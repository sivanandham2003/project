==> flow/design.v <==
module registerFile(
  input clk,
  input RegWrite,jump_enb,
  input [4:0] rs1, rs2, rd,
  input [31:0] writeData,pc_out,
  output [31:0] readData1, readData2
);
  reg [31:0] registers[0:31];
  integer i;
  assign readData1 = (rs1 != 5'd0) ? registers[rs1] : 32'b0;
  assign readData2 = (rs2 != 5'd0) ? registers[rs2] : 32'b0;
  always @(posedge clk) begin
    if (RegWrite && rd != 5'd0) begin
      registers[rd] <= (jump_enb) ?( pc_out+4) : writeData;
    end
  end
  initial begin
    for (i = 0; i < 32; i = i + 1) begin
      registers[i] = 32'b0;
    end
  end
  initial begin
    registers[2]=32'd3;
    registers[4]=32'd1;
    registers[10]=32'd1027;
  end
endmodule
# Tool chain data of registerFile
# The steps from the RTL of registerFile to its reports follow in flow order.
# Lines are those of the file above, counted from 1.
# Operators: Yosys type, input widths -> output width; for muxes data width and select width s.
# Library cell names are shortened.
# The mark -- stands for no value.
# design
design	registerFile
clock	clk
library	sky130hd
pvt_corner	tt_025C_1v80

# Elaborated design
# Yosys after proc, flatten, opt, wreduce and memory -nomap, before mapping. Enables and synchronous resets that opt folds into registers are not counted as muxes. Memory bits, and registers merged into a memory's read port (data or address), are not among the register bits. Print and check cells are not counted. Equal cells are merged and count once.
# Memory sizes are those after Yosys's memory passes, which may raise the word count (mostly to a power of two), join words into wider ones and drop unused or constant bits.
# word_totals
regBits	0
ram_bits	1024
mem_count	1
inputBits	82
elab_cells	12
# mem_list
name	words	word_bits	read_ports	write_ports	line_no	rtl
registers	32	32	2	1	8	reg [31:0] registers[0:31];
# classes
addsub	1
n_mux	6
reduce_and_logical	4
# op_table
op	n
$mux 32	4
$add 32x3->32 const B	1
$reduce_bool 5->1	3
$mux 5	1
$logic_and 1x1->1	1
$mux 1	1

# Logic depth
# Yosys ltp: most cells in a row. Word level: on the elaborated netlist, between registers, memories and ports. Mapped: between sequential cells and ports; inverters and the memories' decode and read muxes count.
# logic_depth
word_depth	3
abc_area	0
ltp_mapped	7

# Synthesis result
# The flow's flattened synthesis, as Yosys stat reports it; memories are mapped. The netlist is that of the ABC_AREA named above (0 if unset); the other value can give another one.
# The area totals of this step are shown rounded.
# synth_totals
cells	2603
mapped_area_um2	48500
sequential_area_um2	30700
flip_flops	1024
# by_type
cell	n	area_total_um2
edfxtp_1	1024	3.07E+04
mux4_2	448	1.01E+04
mux2i_1	129	1.29E+03
mux2_2	67	754.474
a311oi_1	64	560.538
a211oi_1	64	480.461
a22oi_1	64	480.461
nor2b_1	70	437.92
o21ai_0	79	395.379
buf_2	77	385.37
o2111ai_1	44	385.37
clkbuf_1	97	364.099
nand2_1	95	356.592
buf_4	37	277.766
nor2_1	65	243.984
a221oi_1	20	175.168
or4_1	14	105.101
a31oi_1	15	93.84
# Not listed: further types 30, cells in them 130.

# Worst setup path after synthesis
# OpenSTA on the mapped netlist: ideal clock, no wires. The path of least setup slack (recovery checks aside). Input and output delay are each 20% of the period. Register names are those of the netlist, which keeps one name where synthesis merged equal registers.
# synth_path
kind	input port to flip-flop
start	input pc_out[2]
end	memory registers[0][26]
tclk_ps	3250
input_delay_ps	650
setup_time_ps	398
t_first_pin_ps	650
arrival_ps	2838
path_slack_ps	14
path_delay_ps	2586
driving_pins	6
path_buffers	1
synth_period_reached_ps	3236
# "path_delay_ps" is the arrival time less input delay plus setup time.
# "driving_pins": output pins that drive a net of the path, with the launching flip-flop's if there is one; two outputs of one cell count as two.
# "synth_period_reached_ps" is the clock period less the worst setup slack; recovery checks do not enter. This is arithmetic on one report: input and output delays are still those of the set period (20% each).
# The rows between start and end are the longest chain of elaborated cells between them; the timing report does not say that the signal goes this way. Where chains are equally long, one stands for them.
# A line is the first line of the expression or statement that the cell stems from. Yosys adds cells for indexed reads and writes and turns some case tables into memories.
# synth_via
cell_sequence	ha_1 > nand3_1 > or2_4 > buf_6 > or4_1 > a31oi_1
elab_chain_cells	3
cone_cells	3
lines_between	2
# synth_rtl
item	line_no	rtl
start: declaration	5	input [31:0] writeData,pc_out,
$add 32x3->32	14	registers[rd] <= (jump_enb) ?( pc_out+4) : writeData;
$mux 32	14
$mux 32	13	if (RegWrite && rd != 5'd0) begin
end: declaration	8	reg [31:0] registers[0:31];

# Path in the finished layout
# From the final timing report of flow run 1: the path of least setup slack in the routed layout; clock arrival at registers is part of the times.
# The report prints the path's times to 10 ps; the period is as set.
# layout_path
kind	flip-flop to output port
start	memory registers[11][17]
end	output readData1[17]
tclk_ps	2070
out_delay_ps	410
t_first_pin_ps	680
arrival_ps	2500
path_slack_ps	-840
driving_pins	7
path_buffers	2
# The rows between start and end are the longest chain of elaborated cells between them; the timing report does not say that the signal goes this way. Where chains are equally long, one stands for them.
# A memory read counts as a cell of the chain, while the word-level depth stops at memories.
# layout_via
cell_sequence	edfxtp_1 > mux4_2 > nor2b_1 > a211oi_2 > a311oi_2 > buf_4 > buf_6
elab_chain_cells	2
cone_cells	2
lines_between	2
# layout_rtl
item	line_no	rtl
start: declaration	8	reg [31:0] registers[0:31];
$mem_v2 32x32	8
$mux 32	10	assign readData1 = (rs1 != 5'd0) ? registers[rs1] : 32'b0;
end: declaration	6	output [31:0] readData1, readData2

# Settings and measured results of 2 stored flow runs for module registerFile (sky130hd), not sorted in any way. The constraints put input and output delay at 20% of the set period each and load the outputs with 0.01 pF.
# "achievedPeriod_ps" = clock period - worst setup slack. The figure is calculated, with input and output delays left at 20% of the set period.
# "timing.worst_path_ps" = time allowed to the worst setup path (clock period - input delay - output delay, where it has them) - its slack; a late launch clock adds to it, a late capture clock takes from it.
# "power_total_uw" is the tool's figure for a default switching activity; nothing was simulated.
# "timing.worst_path_ps" is given in steps of 10 ps.
# The results are shown rounded.
# A setting shown as -- is not set for that run.
item,flow run 1,flow run 2
period_ns,2.07,2.74
CORE_UTILIZATION,63,46
SETUP_SLACK_MARGIN,0.56,0.76
PLACE_DENSITY,0.6,--
CORE_ASPECT_RATIO,1.02,0.62
CELL_PAD_IN_SITES_GLOBAL_PLACEMENT,0,--
CELL_PAD_IN_SITES_DETAIL_PLACEMENT,0,1
GPL_TIMING_DRIVEN,1,--
GPL_ROUTABILITY_DRIVEN,1,1
CTS_CLUSTER_SIZE,11,--
SLEW_MARGIN,10,20
MAX_ROUTING_LAYER,met4,--
CAP_MARGIN,20,20
CORE_MARGIN,2,4
PLACE_DENSITY_LB_ADDON,--,0.26
MIN_ROUTING_LAYER,--,met1
timing.worst_path_ps,2500,2580
worst_setup_path_type,flip-flop to output port,flip-flop to output port
hold_worst_slack_ps,367,609
power_total_uw,47400,36700
post_route_util_frac,0.83,0.607
die_area_um2,79200,111000
final_stdcell_area_um2,63200,63300
achievedPeriod_ps,2914,3126
tns_setup_ps,-42000,-15400
ws_setup_ps,-844,-386
ys_area_um2,48500,48500
